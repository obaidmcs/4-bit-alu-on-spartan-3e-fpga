==> flow/design.v <==
`timescale 1ns / 1ps
module logic_unit(clk, data, clr_common, O, but_A, but_B, but_op);
input clk, clr_common, but_A, but_B, but_op;
input [3:0] data;
reg [3:0] A, B = 0;
reg [3:0] opcode = 0;
wire [3:0] out1, out2;
wire [3:0] out3;
output reg [7:0] O;
parameter 	add_op = 4'b0000,
            sub_op = 4'b0001,
            mul_op = 4'b0010,
            div_op = 4'b0011,
            and_op = 4'b0100,
            or_op = 4'b0101,
            xor_op = 4'b0110,
            xnor_op = 4'b0111;
register_mem r1(clk, clr_common, but_A, data, out1);
register_mem r2(clk, clr_common, but_B, data, out2);
register_mem r3(clk, clr_common, but_op, data, out3);
always@(*) begin
	A <= out1;
	B <= out2;
	opcode <= out3;
end
always@(posedge clk) begin
	if(clr_common) begin
	O <= 8'b0;
	end else begin
	case(opcode)
	add_op: O <= A + B;
	sub_op: O <= A - B;
	mul_op: O <= A * B;
	div_op: O <= ~(A & B);
	and_op: O <= A & B;
	or_op: O <= A | B;
	xor_op: O <= A ^ B;
	xnor_op: O <= A ^~ B;
	default: O <= 8'b11111111;
endcase
end
end
endmodule 
`timescale 1ns / 1ps
module register_mem(clk, clr, ld, D_in, D_out);
input clk, clr, ld;
input [3:0] D_in;
output reg [3:0] D_out;
always@(posedge clk) begin
if(clr) begin
D_out <= 0;
end
else if (ld) begin
D_out <= D_in;
end
end
endmodule
## Tool chain data of logic_unit

The steps from the RTL of logic_unit to its reports follow in flow order.
Lines are those of the file above, counted from 1.
Operators carry their Yosys type and port widths (W data, S select, Z words).
A cell with -- has no value.

- Top module: logic_unit
- Clock port: clk
- Library: sky130hd
- Timing corner: tt_025C_1v80

## After elaboration

Source: Yosys, flattened and elaborated, memories not mapped. Widths are those after wreduce; folded enables and synchronous resets count as part of the registers. Registers that Yosys merges into a memory's read port (data or address) are not register bits. Print and check cells do not count. Equal cells are merged and count once.

- Register bits after elaboration: 20
- Input bits: 9
- Output and inout bits: 8
- Cells after elaboration: 21

- Add/sub/neg operators: 2
- $mul: 1
- Equality and inequality tests: 7
- Mux-type cells: 1
- Bitwise gates (word level): 5
- Reductions and logical operators: 1

Operator list:

| cell | count |
|---|---|
| $pmux W8 S8 | 1 |
| $mul A4 B4 Y8 | 1 |
| $eq A4 B3 Y1 const B | 4 |
| $eq A4 B2 Y1 const B | 2 |
| $xnor A4 B4 Y8 | 1 |
| $not A8 Y8 | 1 |
| $add A4 B4 Y5 | 1 |
| $sub A4 B4 Y5 | 1 |
| $eq A4 B1 Y1 const B | 1 |
| $and A4 B4 Y4 | 1 |
| $or A4 B4 Y4 | 1 |
| $xor A4 B4 Y4 | 1 |
| $logic_not A4 Y1 | 1 |

## Depth

Yosys ltp: most cells in a row. Word level: on the elaborated netlist, between registers, memories and ports. Mapped: between sequential cells and ports; inverters and the memories' decode and read muxes count.

- Depth after elaboration: 3
- ABC_AREA: 0
- Mapped depth: 12

## Synthesis result

Yosys stat after the flow's synthesis: flattened, memories mapped to cells. It holds for the ABC_AREA given above (unset counts as 0); a run with the other value may have another netlist.

- Cell count: 199
- Chip area (Yosys): 1675.4 um^2
- Area of sequential cells: 400.4 um^2
- Mapped flip-flops: 20

Cell types:

| cell | count | area in all (um^2) |
|---|---|---|
| sky130_fd_sc_hd__dfxtp_1 | 20 | 400.384 |
| sky130_fd_sc_hd__ha_1 | 24 | 300.288 |
| sky130_fd_sc_hd__mux2i_1 | 13 | 130.125 |
| sky130_fd_sc_hd__fa_1 | 6 | 120.115 |
| sky130_fd_sc_hd__nor2_1 | 29 | 108.854 |
| sky130_fd_sc_hd__inv_1 | 20 | 75.072 |
| sky130_fd_sc_hd__a21oi_1 | 12 | 60.058 |
| sky130_fd_sc_hd__o21ai_0 | 9 | 45.043 |
| sky130_fd_sc_hd__xnor2_1 | 5 | 43.792 |
| sky130_fd_sc_hd__nand2_1 | 10 | 37.536 |
| sky130_fd_sc_hd__nand2b_1 | 5 | 31.28 |
| sky130_fd_sc_hd__a21o_1 | 4 | 30.029 |
| sky130_fd_sc_hd__clkbuf_1 | 7 | 26.275 |
| sky130_fd_sc_hd__mux4_2 | 1 | 22.522 |
| sky130_fd_sc_hd__o21bai_1 | 3 | 22.522 |
| sky130_fd_sc_hd__xor2_1 | 2 | 17.517 |
| sky130_fd_sc_hd__a221oi_2 | 1 | 15.014 |
| sky130_fd_sc_hd__buf_4 | 2 | 15.014 |

Not listed: further types 17, cells in them 26.
By module: a second synthesis without flattening, with its own total; a netlist apart from the flattened one above.

- Cell total of the unflattened synthesis: 195
- Area total of the unflattened synthesis: 1691.6 um^2

Rows give one instance, submodules left out.

By module:

| module | instances | cells | area (um^2) | seq. area (um^2) |
|---|---|---|---|---|
| logic_unit | 1 | 156 | 1271.2 | 160.2 |
| register_mem | 3 | 13 | 140.1 | 80.1 |

## Worst setup path after synthesis

Source: OpenSTA report_checks on the synthesized netlist (no wires, ideal clock, input and output delay 20% of the period each), path of least setup slack; recovery checks are left aside. Register names are those of the netlist, which keeps one name where synthesis merged equal registers.

- Kind: register to register
- Start: register r1.D_out[1]
- End: register O[3]
- Clock period: 3040 ps
- Library setup time: 75 ps
- Launch time at the first pin: 0 ps
- Arrival: 2728 ps
- Data required time: 2965 ps
- Path slack: 237 ps
- Delay of the path: 2803 ps
- Stages on the path: 11
- Synthesis period reached: 2803 ps

"delay of the path" is the arrival time less input delay plus setup time.
"stages on the path" counts driving pins, that of a launching flip-flop among them; a cell with two outputs on the path counts twice.
"synthesis period reached" = period - worst setup slack (recovery checks aside). The figure is calculated, with input and output delays left at 20% of the set period.
The rows between start and end are the longest chain of elaborated cells between them; the timing report does not say that the signal goes this way. Where chains are equally long, one stands for them.
A line is the first line of the expression or statement that the cell stems from. Yosys adds cells for indexed reads and writes and turns some case tables into memories.
At most two assigning lines are given for a register; there are more.

- Cells stage by stage: sky130_fd_sc_hd__dfxtp_1 > sky130_fd_sc_hd__nand2_1 > sky130_fd_sc_hd__fa_1 > sky130_fd_sc_hd__inv_1 > sky130_fd_sc_hd__fa_1 > sky130_fd_sc_hd__inv_1 > sky130_fd_sc_hd__fa_1 > sky130_fd_sc_hd__mux2_2 > sky130_fd_sc_hd__o21ai_0 > sky130_fd_sc_hd__a21oi_1 > sky130_fd_sc_hd__o22ai_1
- Length of the longest elaborated chain: 2

Ends and longest elaborated chain, post-synthesis:

| what | line | RTL |
|---|---|---|
| start, declared | 48 | `output reg [3:0] D_out;` |
| start, assigned | 51 | `D_out <= 0;` |
| start, assigned | 54 | `D_out <= D_in;` |
| $mul A4 B4 Y8 | 33 | `mul_op: O <= A * B;` |
| $pmux W8 S8 | 30 | `case(opcode)` |
| end, assigned | 31 | `add_op: O <= A + B;` |
| end, assigned | 32 | `sub_op: O <= A - B;` |
| end, declared | 9 | `output reg [7:0] O;` |

## Path in the finished layout

From the final timing report of run 1: the path of least setup slack in the routed layout; clock arrival at registers is part of the times.
The path's times are printed in steps of 10 ps; the period is the one set.

- Kind: register to register
- Start: register r2.D_out[1]
- End: register O[3]
- Clock period: 3000 ps
- Library setup time: 70 ps
- Launch time at the first pin: 270 ps
- Arrival: 3180 ps
- Data required time: 3190 ps
- Path slack: 20 ps
- Stages on the path: 11

The rows between start and end are the longest chain of elaborated cells between them; the timing report does not say that the signal goes this way. Where chains are equally long, one stands for them.
At most two assigning lines are given for a register; there are more.

- Cells stage by stage: sky130_fd_sc_hd__dfxtp_1 > sky130_fd_sc_hd__nand2_1 > sky130_fd_sc_hd__fa_1 > sky130_fd_sc_hd__inv_1 > sky130_fd_sc_hd__fa_1 > sky130_fd_sc_hd__inv_1 > sky130_fd_sc_hd__fa_1 > sky130_fd_sc_hd__mux2_2 > sky130_fd_sc_hd__o21ai_0 > sky130_fd_sc_hd__a21oi_1 > sky130_fd_sc_hd__o22ai_1
- Length of the longest elaborated chain: 2

Ends and longest elaborated chain, post-layout:

| what | line | RTL |
|---|---|---|
| start, declared | 48 | `output reg [3:0] D_out;` |
| start, assigned | 51 | `D_out <= 0;` |
| start, assigned | 54 | `D_out <= D_in;` |
| $mul A4 B4 Y8 | 33 | `mul_op: O <= A * B;` |
| $pmux W8 S8 | 30 | `case(opcode)` |
| end, assigned | 31 | `add_op: O <= A + B;` |
| end, assigned | 32 | `sub_op: O <= A - B;` |
| end, declared | 9 | `output reg [7:0] O;` |

Lab notebook: logic_unit

Design logic_unit on sky130hd. What follows are 2 stored runs of the flow, each under its own settings; their order means nothing. The constraints put input and output delay at 20% of the set period each and load the outputs with 0.01 pF.
"period achieved" means the clock period less the worst setup slack. The figure is calculated, with input and output delays left at 20% of the set period.
By "worst setup path time" is meant the share of the clock period that the worst setup path is allowed (20% is reserved at inputs, 20% at outputs), minus its slack. Clock arrival times at its registers enter into it.
By "total power of the final layout" is meant OpenSTA's value without simulated activity: inputs other than the clock are taken to toggle once in ten clock periods, and the tool carries that through the logic.
"worst setup path time" is known to 10 ps.

### Run 1

==> flow/run.sh <==
#!/bin/bash
# the make line also repeats the synthesis and layout settings of config.mk as NAME=value (left out here)
make -C /OpenROAD-flow-scripts/flow DESIGN_CONFIG=/design/flow/config.mk WORK_HOME=/design/flow/orfs CLKGATE_MAP_FILE= finish
==> flow/config.mk <==
export PLATFORM = sky130hd
export DESIGN_NAME = logic_unit
export DESIGN_NICKNAME = logic_unit
export VERILOG_FILES = /design/flow/design.v
export SDC_FILE = /design/flow/constraint.sdc
export NUM_CORES = 4
export LEC_CHECK = 0
export CAP_MARGIN = 20
export CELL_PAD_IN_SITES_DETAIL_PLACEMENT = 1
export CELL_PAD_IN_SITES_GLOBAL_PLACEMENT = 1
export CORE_ASPECT_RATIO = 1.41
export CORE_MARGIN = 2
export CORE_UTILIZATION = 52
export CTS_CLUSTER_DIAMETER = 348
export GPL_ROUTABILITY_DRIVEN = 1
export PLACE_DENSITY_LB_ADDON = 0.07
export SETUP_SLACK_MARGIN = -0.2
export SLEW_MARGIN = 20
export TNS_END_PERCENT = 10
==> flow/constraint.sdc <==
create_clock -name core_clock -period 3.0 [get_ports {clk}]
set_input_delay 0.6000 -clock core_clock [delete_from_list [all_inputs] [get_ports {clk}]]
set_output_delay 0.6000 -clock core_clock [all_outputs]
set_load 0.01 [all_outputs]

Results of run 1:
- Worst hold slack after layout: 564 ps
- Period achieved: 2983 ps
- Total power of the final layout: 0.6786 mW
- Utilization in the final report: 0.611
- Die size: 3698.5 um^2
- Synthesized cell area: 1675.4 um^2
- Worst setup path time: 2980 ps
- Kind of the worst setup path: register to register
- Standard-cell area of the final layout: 1889.3 um^2
- Worst setup slack after layout: 17 ps
- Summed negative setup slack: 0 ps

### Run 2

==> flow/run.sh <==
#!/bin/bash
# the make line also repeats the synthesis and layout settings of config.mk as NAME=value (left out here)
make -C /OpenROAD-flow-scripts/flow DESIGN_CONFIG=/design/flow/config.mk WORK_HOME=/design/flow/orfs CLKGATE_MAP_FILE= finish
==> flow/config.mk <==
export PLATFORM = sky130hd
export DESIGN_NAME = logic_unit
export DESIGN_NICKNAME = logic_unit
export VERILOG_FILES = /design/flow/design.v
export SDC_FILE = /design/flow/constraint.sdc
export NUM_CORES = 4
export LEC_CHECK = 0
export CAP_MARGIN = 20
export CELL_PAD_IN_SITES_DETAIL_PLACEMENT = 1
export CORE_ASPECT_RATIO = 0.98
export CORE_MARGIN = 5
export CORE_UTILIZATION = 16
export CTS_CLUSTER_SIZE = 60
export GPL_TIMING_DRIVEN = 1
export PLACE_DENSITY = 0.4
export SLEW_MARGIN = 40
==> flow/constraint.sdc <==
create_clock -name core_clock -period 4.29 [get_ports {clk}]
set_input_delay 0.8580 -clock core_clock [delete_from_list [all_inputs] [get_ports {clk}]]
set_output_delay 0.8580 -clock core_clock [all_outputs]
set_load 0.01 [all_outputs]

Results of run 2:
- Worst hold slack after layout: 562 ps
- Period achieved: 2985 ps
- Total power of the final layout: 0.5410 mW
- Utilization in the final report: 0.195
- Die size: 12617.5 um^2
- Synthesized cell area: 1675.4 um^2
- Worst setup path time: 2990 ps
- Kind of the worst setup path: register to register
- Standard-cell area of the final layout: 2025.7 um^2
- Worst setup slack after layout: 1305 ps
- Summed negative setup slack: 0 ps
